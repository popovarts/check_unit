==> flow/design.v <==
module clk_reciver
(
	input 	logic 			clk_fpga,  
	input	logic			clk_in,  
	input	logic			choose_channel,
	output	logic	[1: 0]	status  
);
localparam MIN_cnt = 44;
localparam WATCHDOG_TIME = 150;
logic	[5: 0] 	cnt_positive;
logic 	[5: 0] 	cnt_negative;
logic 	[7: 0]	cnt_watchdog;
logic			status_positive;
logic			status_negative;
logic			status_watchdog;
logic 			flag_edge;
logic			prev_flag_edge;
always @(posedge clk_fpga)
begin
	flag_edge <= clk_in;
	prev_flag_edge <= flag_edge;
end
always @(posedge clk_fpga)
begin
	if (flag_edge)
	begin
		cnt_negative <= 0;
		cnt_positive <= cnt_positive + 1;
		if (flag_edge != prev_flag_edge)
		begin
			status_negative <= (cnt_negative > MIN_cnt) ? 1 : 0;
		end
	end
	else
	begin
		cnt_positive <= 0;
		cnt_negative <= cnt_negative + 1;
		if (flag_edge != prev_flag_edge)
		begin
			status_positive <= (cnt_positive > MIN_cnt) ? 1 : 0;
		end
	end
end
always @(posedge clk_fpga)
begin
	if (prev_flag_edge == flag_edge)
	begin
		if (cnt_watchdog != WATCHDOG_TIME)
		begin
			cnt_watchdog <= cnt_watchdog + 1;
			status_watchdog <= 1;
		end
		else
		begin
			status_watchdog <= 0;
		end
	end
	else
	begin
		cnt_watchdog <= 0;
	end
end
always @(posedge clk_fpga)
begin
	if (choose_channel == 0)
		status [0] <= (status_negative & status_positive & status_watchdog) ? 1 : 0; 
	else
		status [1] <= (status_negative & status_positive & status_watchdog) ? 1 : 0; 
end 
endmodule
# From RTL to reports: clk_reciver
# The steps from the RTL of clk_reciver to its reports follow in flow order.
# Lines are those of the file above, counted from 1.
# Not given: -
# design
design,clk_reciver
clock,clk_fpga
lib,sky130hd
corner,tt_025C_1v80

# Elaborated design
# Yosys after proc, flatten, opt, wreduce and memory -nomap, before mapping. Enables and synchronous resets that opt folds into registers are not counted as muxes. Memory bits, and registers merged into a memory's read port (data or address), are not among the register bits. Print and check cells are not counted.
# bits
reg_bits,27
in_bits,3
out_inout_bits,2
word_cells,27
# op_classes
n_addsub,3
compare,2
eq_ne,3
mux,4
n_logic,3
reduce_logical,2
# op_table
op,n
adder 6 x 1 -> 6 bit (second input constant),2
> comparator 6 bit (second input constant),2
adder 8 x 1 -> 8 bit (second input constant),1
inequality test 8 bit (second input constant),1
AND reduction 2 bit,2
2-to-1 mux 1 bit,4
bitwise AND 1 bit,2
equality test 1 bit,1
inequality test 1 bit,1
inverter 1 bit,1

# Longest topological paths
# Depth = most cells in a row (Yosys ltp): at word level without a register or memory, in the mapped netlist without a sequential cell, where the memories' decode and read muxes count.
# depth
depth_word,3
abc_area,0
mapped_depth,5
depth_no_buf,5

# Synthesis result
# Yosys stat after the flow's synthesis: flattened, memories mapped to cells. It holds for the ABC_AREA given above (unset counts as 0); a run with the other value may have another netlist.
# The area totals of this step are shown rounded.
# mapped
cells,112
yosys_area_um2,1120
seqArea_um2,591
flip_flops,27
buf_cells,0
# by_type
cell,n,area_total_um2
sky130_fd_sc_hd__dfxtp_1,22,440.422
sky130_fd_sc_hd__edfxtp_1,5,150.144
sky130_fd_sc_hd__ha_1,8,100.096
sky130_fd_sc_hd__nand3_1,9,45.043
sky130_fd_sc_hd__o21ai_0,9,45.043
sky130_fd_sc_hd__nor2_1,10,37.536
sky130_fd_sc_hd__or3_1,6,37.536
sky130_fd_sc_hd__xor2_1,4,35.034
sky130_fd_sc_hd__inv_1,8,30.029
sky130_fd_sc_hd__nand2_1,7,26.275
sky130_fd_sc_hd__xnor2_1,3,26.275
sky130_fd_sc_hd__a21oi_1,4,20.019
sky130_fd_sc_hd__a21boi_0,2,15.014
sky130_fd_sc_hd__o21a_1,2,15.014
sky130_fd_sc_hd__and2_1,2,12.512
sky130_fd_sc_hd__and3_1,2,12.512
sky130_fd_sc_hd__or3b_4,1,11.261
sky130_fd_sc_hd__and4b_1,1,10.01
# Other cell types: 7; their cells: 7.

# Path before layout
# OpenSTA on the mapped netlist: ideal clock, no wires. The path of least setup slack (recovery checks aside). Input and output delay are each 20% of the period. Register names are those of the netlist, which keeps one name where synthesis merged equal registers.
# synth_path
path_type,register -> register
startpoint,register cnt_watchdog[4]
endpoint,register cnt_watchdog[1]
clock_period_ns,1.41
setup_ns,0.116
t_first_pin_ns,0.000
t_arrival_ns,1.248
required_ns,1.294
setup_slack_ns,0.045
path_delay_ns,1.364
driving_pins,4
n_path_buf,0
period_less_setup_slack_ns,1.365
# "path_delay_ns" is the arrival time less input delay plus setup time.
# "driving_pins" counts driving pins, that of a launching flip-flop among them; a cell with two outputs on the path counts twice.
# "period_less_setup_slack_ns" is the clock period less the worst setup slack; recovery checks do not enter. This is arithmetic on one report: input and output delays are still those of the set period (20% each).
# Between the ends stands the longest chain of elaborated cells between them, by number of cells; it is not shown to be the way that was timed. Of several equally long chains one is given.
# A line is the first line of the expression or statement that the cell stems from. Yosys adds cells for indexed reads and writes and turns some case tables into memories.
# synth_between
path_cell_list,sky130_fd_sc_hd__dfxtp_1 -> sky130_fd_sc_hd__or3b_4 -> sky130_fd_sc_hd__or2_2 -> sky130_fd_sc_hd__o211a_1
elab_chain_len,1
cells_between,1
cone_lines,1
classes_between,1 x eq/ne
# synth_lines
item,line,source
"start, declared",12,logic [7: 0] cnt_watchdog;
"start, assigned",50,cnt_watchdog <= cnt_watchdog + 1;
"start, assigned",60,cnt_watchdog <= 0;
inequality test 8 bit,48,if (cnt_watchdog != WATCHDOG_TIME)
"end, assigned",50,
"end, assigned",60,
"end, declared",12,

# Worst path after layout
# From the final timing report of run 2: the path of least setup slack in the routed layout; clock arrival at registers is part of the times.
# layout_path
path_type,register -> register
startpoint,register cnt_watchdog[0]
endpoint,register cnt_watchdog[0]
clock_period_ns,1.48
setup_ns,0.09
t_first_pin_ns,0.30
t_arrival_ns,1.61
required_ns,1.69
setup_slack_ns,0.08
driving_pins,6
n_path_buf,0
# Between the ends stands the longest chain of elaborated cells between them, by number of cells; it is not shown to be the way that was timed. Of several equally long chains one is given.
# layout_between
path_cell_list,sky130_fd_sc_hd__dfxtp_4 -> sky130_fd_sc_hd__inv_2 -> sky130_fd_sc_hd__ha_4 -> sky130_fd_sc_hd__nand4b_1 -> sky130_fd_sc_hd__or3_1 -> sky130_fd_sc_hd__and3_1
elab_chain_len,1
cells_between,2
cone_lines,2
classes_between,1 x add/sub; 1 x eq/ne
# layout_lines
item,line,source
"start, declared",12,logic [7: 0] cnt_watchdog;
"start, assigned",50,cnt_watchdog <= cnt_watchdog + 1;
"start, assigned",60,cnt_watchdog <= 0;
adder 8 x 1 -> 8 bit,50,
"end, assigned",50,
"end, assigned",60,
"end, declared",12,

# Stored flow runs of clk_reciver (2 of them; Yosys, OpenROAD, sky130hd). They differ in their settings and are not a sequence. Constraints: input delay and output delay 20% of the set period each, output load 0.01 pF.
# "period_reached_ns" = clock period - worst setup slack. The figure is calculated, with input and output delays left at 20% of the set period.
# "worst_path_time_ns" is the time allowed to the run's worst setup path (the clock period less input and output delay, where it has them) less its slack. Clock arrival times count: a late capture clock shortens it, a late launch clock lengthens it.
# By "total_power_mw" is meant OpenSTA's value without simulated activity: inputs other than the clock are taken to toggle once in ten clock periods, and the tool carries that through the logic.
# The results are shown rounded.
# Among the settings, . means not set for that run.
# Results: . = not shown.
item,run 1,run 2
period_ns,2.04,1.48
CORE_UTILIZATION,69,49
PLACE_DENSITY_LB_ADDON,0.11,.
CELL_PAD_IN_SITES_GLOBAL_PLACEMENT,2,.
CELL_PAD_IN_SITES_DETAIL_PLACEMENT,0,.
TNS_END_PERCENT,25,.
CTS_CLUSTER_DIAMETER,106,.
CAP_MARGIN,20,20
CORE_MARGIN,2,2
SLEW_MARGIN,20,20
design_die_area_um2,.,2690
fin_ws_ns,.,0.082
final_hold_ws_ns,.,0.415
post_route_util_pct,.,58.1
tns_setup_ns,.,0.000
period_reached_ns,.,1.398
worst_path_time_ns,.,1.40
timing.worst_path_kind,.,register -> register
finalCellArea_um2,.,1270
total_power_mw,.,1.24
yosys.chip_area_um2,.,1120
# Run 1: incomplete, placement halted on FLW-0024
